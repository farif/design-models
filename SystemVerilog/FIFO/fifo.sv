==> flow/design.v <==
module fifo(clk, rst, data_in, write_event, data_out, read_event, Q_FULL, Q_EMPTY);
    parameter MAX_SIZE = 5 - 1;
    parameter MAX_SIZE_LOG2 = $clog2(MAX_SIZE);
    input logic clk;
    input logic rst;
    input logic [7:0] data_in;
    input logic write_event;
    input logic read_event;
    output logic [7:0] data_out;
    output logic Q_EMPTY;
    output logic Q_FULL;
    logic [MAX_SIZE:0][7:0] fifo_queue;
    logic [MAX_SIZE_LOG2:0] head_ptr;
    always_ff @(posedge clk) begin
        if (!Q_FULL && write_event) begin 
            head_ptr <= head_ptr + 1'b1;
            fifo_queue[head_ptr] <= data_in;
        end
      	else if (!Q_EMPTY && read_event) begin 
            data_out <= fifo_queue[head_ptr];
            head_ptr <= head_ptr - 1'b1;
        end  
          else begin
             head_ptr <= head_ptr;
        end
    end
    always_ff @(posedge clk) begin
        if($countones(head_ptr) == MAX_SIZE) begin
            Q_FULL <= 1;
        end
        else if (head_ptr == 0) begin
            Q_EMPTY <= 1;
        end
	       else begin
             Q_FULL <= 0;
             Q_EMPTY <= 0;
        	end
    	end
endmodule
Reports on fifo. What the tools print for fifo, step after step. Lines are those of the file above, counted from 1. Library cell names are shortened. Not given: --

Design top: fifo. Clock input: clk. Standard-cell library: sky130hd. Timing corner: tt_025C_1v80.

After elaboration. Source: Yosys, flattened and elaborated, memories not mapped. Widths are those after wreduce. Registers that Yosys merges into a memory's read port (data or address) are not register bits. Print and check cells do not count. Equal cells are merged and count once.

The entry for register bits after elaboration reads 53. The entry for bits of input ports reads 12. Output and inout bits: 10. The entry for elaborated cells reads 31.

$add $sub $neg: 5. Under equal/unequal tests stands 4. The figure for shift-type cells is 3. For mux-type cells the number is 3. The figure for bitwise logic cells is 4. The entry for reduce/logical cells reads 7.

Operators by type and width (count): 40-bit bitwise AND (1); 40-bit bitwise OR (1); 40-bit by 7-bit variable part select with 8-bit output (1); 40-bit inverter (1); 8-bit by 33-bit variable shift with 40-bit output (1); 8-bit by 33-bit variable shift with 40-bit output (first input constant) (1); 6-bit negation with 33-bit output (1); 3-bit 2-to-1 mux (2); 1-bit === test (second input constant) (3); 2-bit by 1-bit adder with 3-bit output (1); 3-bit by 1-bit adder with 3-bit output (second input constant) (1); 3-bit by 1-bit subtractor with 3-bit output (second input constant) (1); 3-bit == test (second input constant) (1); 3-bit logical NOT (1); 1-bit by 1-bit adder with 2-bit output (1); 1-bit logical AND (2); 1-bit logical NOT (2); 2-bit AND reduction (1); 2-bit nonzero test (1); 1-bit inverter (1); 1-bit 2-to-1 mux (1).

Logic depth. Depth = most cells in a row (Yosys ltp): at word level without a register or memory, in the mapped netlist without a sequential cell, where the memories' decode and read muxes count.

Word-level depth: 5. ABC_AREA: 1. Under mapped depth stands 12. The figure for gate-level depth less buffers is 10.

Netlist. Source: synth_stat.txt of the flow (Yosys; design flattened, memories mapped). It holds for the ABC_AREA given above (unset counts as 0); a run with the other value may have another netlist.

Cell types: edfxtp_1 (count 51, area in all 1.53E+03 um2); nand2_1 (count 139, area in all 521.75 um2); nand3_1 (count 32, area in all 160.154 um2); o21ai_0 (count 16, area in all 80.077 um2); inv_1 (count 18, area in all 67.565 um2); ha_1 (count 4, area in all 50.048 um2); nor2_1 (count 11, area in all 41.29 um2); nor2_8 (count 2, area in all 40.038 um2); nor3_1 (count 8, area in all 40.038 um2); buf_6 (count 3, area in all 33.782 um2); nand2_4 (count 3, area in all 33.782 um2); buf_4 (count 3, area in all 22.522 um2); dfxtp_1 (count 1, area in all 20.019 um2); fa_1 (count 1, area in all 20.019 um2); nand2_8 (count 1, area in all 20.019 um2); nand3_2 (count 2, area in all 20.019 um2); nand3_4 (count 1, area in all 17.517 um2); buf_2 (count 3, area in all 15.014 um2).

Not listed: further types 11, cells in them 15.

Under standard cells after synthesis stands 314. Synthesis area: 2827.7 um2. Under area of sequential cells stands 1551.5 um2. The entry for flip-flop cells reads 52. The figure for buffer cells is 9.

Worst setup path after synthesis. OpenSTA on the mapped netlist: ideal clock, no wires. The path of least setup slack (recovery checks aside). Input and output delay are each 20% of the period. Register names are those of the netlist, which keeps one name where synthesis merged equal registers.

Path type: register to register. Start: reg head_ptr[0]. End: reg fifo_queue. For clock period the number is 6.28 ns. Under setup time stands 0.152 ns. The figure for launch time at the first pin is 0.000 ns. The figure for arrival is 2.185 ns. For data required time the number is 6.128 ns. Under setup slack stands 3.942 ns. Under path delay stands 2.337 ns. The entry for stages reads 12. Under path buffers stands 3. For synthesis period reached the number is 2.338 ns.

"path delay" is the arrival time less input delay plus setup time. "stages": output pins that drive a net of the path, with the launching flip-flop's if there is one; two outputs of one cell count as two. "synthesis period reached" = period - worst setup slack (recovery checks aside). The figure is calculated, with input and output delays left at 20% of the set period. Where an end lacks its bit number, it is one bit of the signal, or one of the new flip-flops if synthesis recoded a state register. The rows between start and end are the longest chain of elaborated cells between them; the timing report does not say that the signal goes this way. Where chains are equally long, one stands for them. A line is the first line of the expression or statement that the cell stems from. Yosys adds cells for indexed reads and writes and turns some case tables into memories. A register here has more assigning lines than the two given.

Cells stage by stage: edfxtp_1 -> inv_2 -> buf_6 -> buf_4 -> ha_1 -> ha_1 -> inv_1 -> ha_1 -> buf_2 -> nor2_1 -> nand2_1 -> o21ai_0. Cells in the longest elaborated chain: 5. Under elaborated cells between the ends (all ways) stands 6. Under source lines of those cells stands 1. Classes of those cells: add/sub: 1; shift: 2; logic: 3.

Ends and longest elaborated chain, after synthesis: start: declaration (RTL line 13) `logic [MAX_SIZE_LOG2:0] head_ptr;`; start: assignment (RTL line 16) `head_ptr <= head_ptr + 1'b1;`; start: assignment (RTL line 21) `head_ptr <= head_ptr - 1'b1;`; 6-bit negation with 33-bit output (RTL line 17) `fifo_queue[head_ptr] <= data_in;`; 8-bit by 33-bit variable shift with 40-bit output (RTL line 17); 40-bit inverter (RTL line 17); 40-bit bitwise AND (RTL line 17); 40-bit bitwise OR (RTL line 17); end: assignment (RTL line 17); end: declaration (RTL line 12) `logic [MAX_SIZE:0][7:0] fifo_queue;`.

Timing after layout. Path of least setup slack in the final report of record 1 (OpenROAD, finished layout, wires in). Where an end is a register, its clock arrival counts in the times.

Path type: register to register. Start: reg head_ptr[1]. End: reg fifo_queue. For clock period the number is 2.62 ns. Under setup time stands 0.24 ns. The figure for launch time at the first pin is 0.29 ns. The figure for arrival is 2.42 ns. For data required time the number is 2.66 ns. Under setup slack stands 0.25 ns. The entry for stages reads 11. Under path buffers stands 0.

Where an end lacks its bit number, it is one bit of the signal, or one of the new flip-flops if synthesis recoded a state register. The rows between start and end are the longest chain of elaborated cells between them; the timing report does not say that the signal goes this way. Where chains are equally long, one stands for them. A register here has more assigning lines than the two given.

Cells stage by stage: edfxtp_1 -> inv_6 -> ha_1 -> ha_1 -> inv_1 -> ha_1 -> inv_1 -> nand3_1 -> nor2_1 -> nand2_1 -> nand2_1. Cells in the longest elaborated chain: 5. Under elaborated cells between the ends (all ways) stands 6. Under source lines of those cells stands 1. Classes of those cells: add/sub: 1; shift: 2; logic: 3.

Ends and longest elaborated chain, post-layout: start: declaration (RTL line 13) `logic [MAX_SIZE_LOG2:0] head_ptr;`; start: assignment (RTL line 16) `head_ptr <= head_ptr + 1'b1;`; start: assignment (RTL line 21) `head_ptr <= head_ptr - 1'b1;`; 6-bit negation with 33-bit output (RTL line 17) `fifo_queue[head_ptr] <= data_in;`; 8-bit by 33-bit variable shift with 40-bit output (RTL line 17); 40-bit inverter (RTL line 17); 40-bit bitwise AND (RTL line 17); 40-bit bitwise OR (RTL line 17); end: assignment (RTL line 17); end: declaration (RTL line 12) `logic [MAX_SIZE:0][7:0] fifo_queue;`.

Add stored flow runs of fifo

2 stored runs of fifo in the flow (synthesis by Yosys, layout by OpenROAD, sky130hd cells), in arbitrary order. Constraints: input delay and output delay 20% of the set period each, output load 0.01 pF. "period reached" means the clock period less the worst setup slack. The figure is calculated, with input and output delays left at 20% of the set period. "total power after layout" rests on the timing tool's default activity at the inputs, not on a simulated workload.

Files of record 1:
==> flow/run.sh <==
#!/bin/bash
# the make line also repeats the synthesis and layout settings of config.mk as NAME=value (left out here)
make -C /OpenROAD-flow-scripts/flow DESIGN_CONFIG=/design/flow/config.mk WORK_HOME=/design/flow/orfs CLKGATE_MAP_FILE= finish
==> flow/config.mk <==
export PLATFORM = sky130hd
export DESIGN_NAME = fifo
export DESIGN_NICKNAME = fifo
export VERILOG_FILES = /design/flow/design.v
export SDC_FILE = /design/flow/constraint.sdc
export NUM_CORES = 4
export LEC_CHECK = 0
export ABC_AREA = 1
export CAP_MARGIN = 20
export CORE_MARGIN = 5
export CORE_UTILIZATION = 19
export GPL_ROUTABILITY_DRIVEN = 0
export SETUP_SLACK_MARGIN = 0.03
export SLEW_MARGIN = 20
export TNS_END_PERCENT = 45
==> flow/constraint.sdc <==
create_clock -name core_clock -period 2.62 [get_ports {clk}]
set_input_delay 0.5240 -clock core_clock [delete_from_list [all_inputs] [get_ports {clk}]]
set_output_delay 0.5240 -clock core_clock [all_outputs]
set_load 0.01 [all_outputs]

Results of record 1. For the total power after layout the run shows 3590 µW. For the setup slack of the worst path the run shows 0.245 ns. The worst hold slack after layout is 0.549 ns. The final utilization is 23.2 %. The area inside the die boundary is 17422.7 um2. For the period reached the run shows 2.375 ns. The area of the synthesized netlist comes to 2827.7 um2. The measured standard-cell area after layout is 3383.2 um2.

Files of record 2:
==> flow/run.sh <==
#!/bin/bash
# the make line also repeats the synthesis and layout settings of config.mk as NAME=value (left out here)
make -C /OpenROAD-flow-scripts/flow DESIGN_CONFIG=/design/flow/config.mk WORK_HOME=/design/flow/orfs CLKGATE_MAP_FILE= finish
==> flow/config.mk <==
export PLATFORM = sky130hd
export DESIGN_NAME = fifo
export DESIGN_NICKNAME = fifo
export VERILOG_FILES = /design/flow/design.v
export SDC_FILE = /design/flow/constraint.sdc
export NUM_CORES = 4
export LEC_CHECK = 0
export ABC_AREA = 0
export CAP_MARGIN = 10
export CELL_PAD_IN_SITES_GLOBAL_PLACEMENT = 3
export CORE_ASPECT_RATIO = 1.13
export CORE_MARGIN = 2
export CORE_UTILIZATION = 49
export CTS_CLUSTER_DIAMETER = 202
export MIN_ROUTING_LAYER = met2
export PLACE_DENSITY_LB_ADDON = 0.04
export SLEW_MARGIN = 10
==> flow/constraint.sdc <==
create_clock -name core_clock -period 3.14 [get_ports {clk}]
set_input_delay 0.6280 -clock core_clock [delete_from_list [all_inputs] [get_ports {clk}]]
set_output_delay 0.6280 -clock core_clock [all_outputs]
set_load 0.01 [all_outputs]

Results of record 2. For the total power after layout the run shows 2699 µW. For the setup slack of the worst path the run shows 0.548 ns. The worst hold slack after layout is 0.578 ns. The final utilization is 57.1 %. The area inside the die boundary is 6026.7 um2. For the period reached the run shows 2.592 ns. The area of the synthesized netlist comes to 2656.3 um2. The measured standard-cell area after layout is 2981.6 um2.
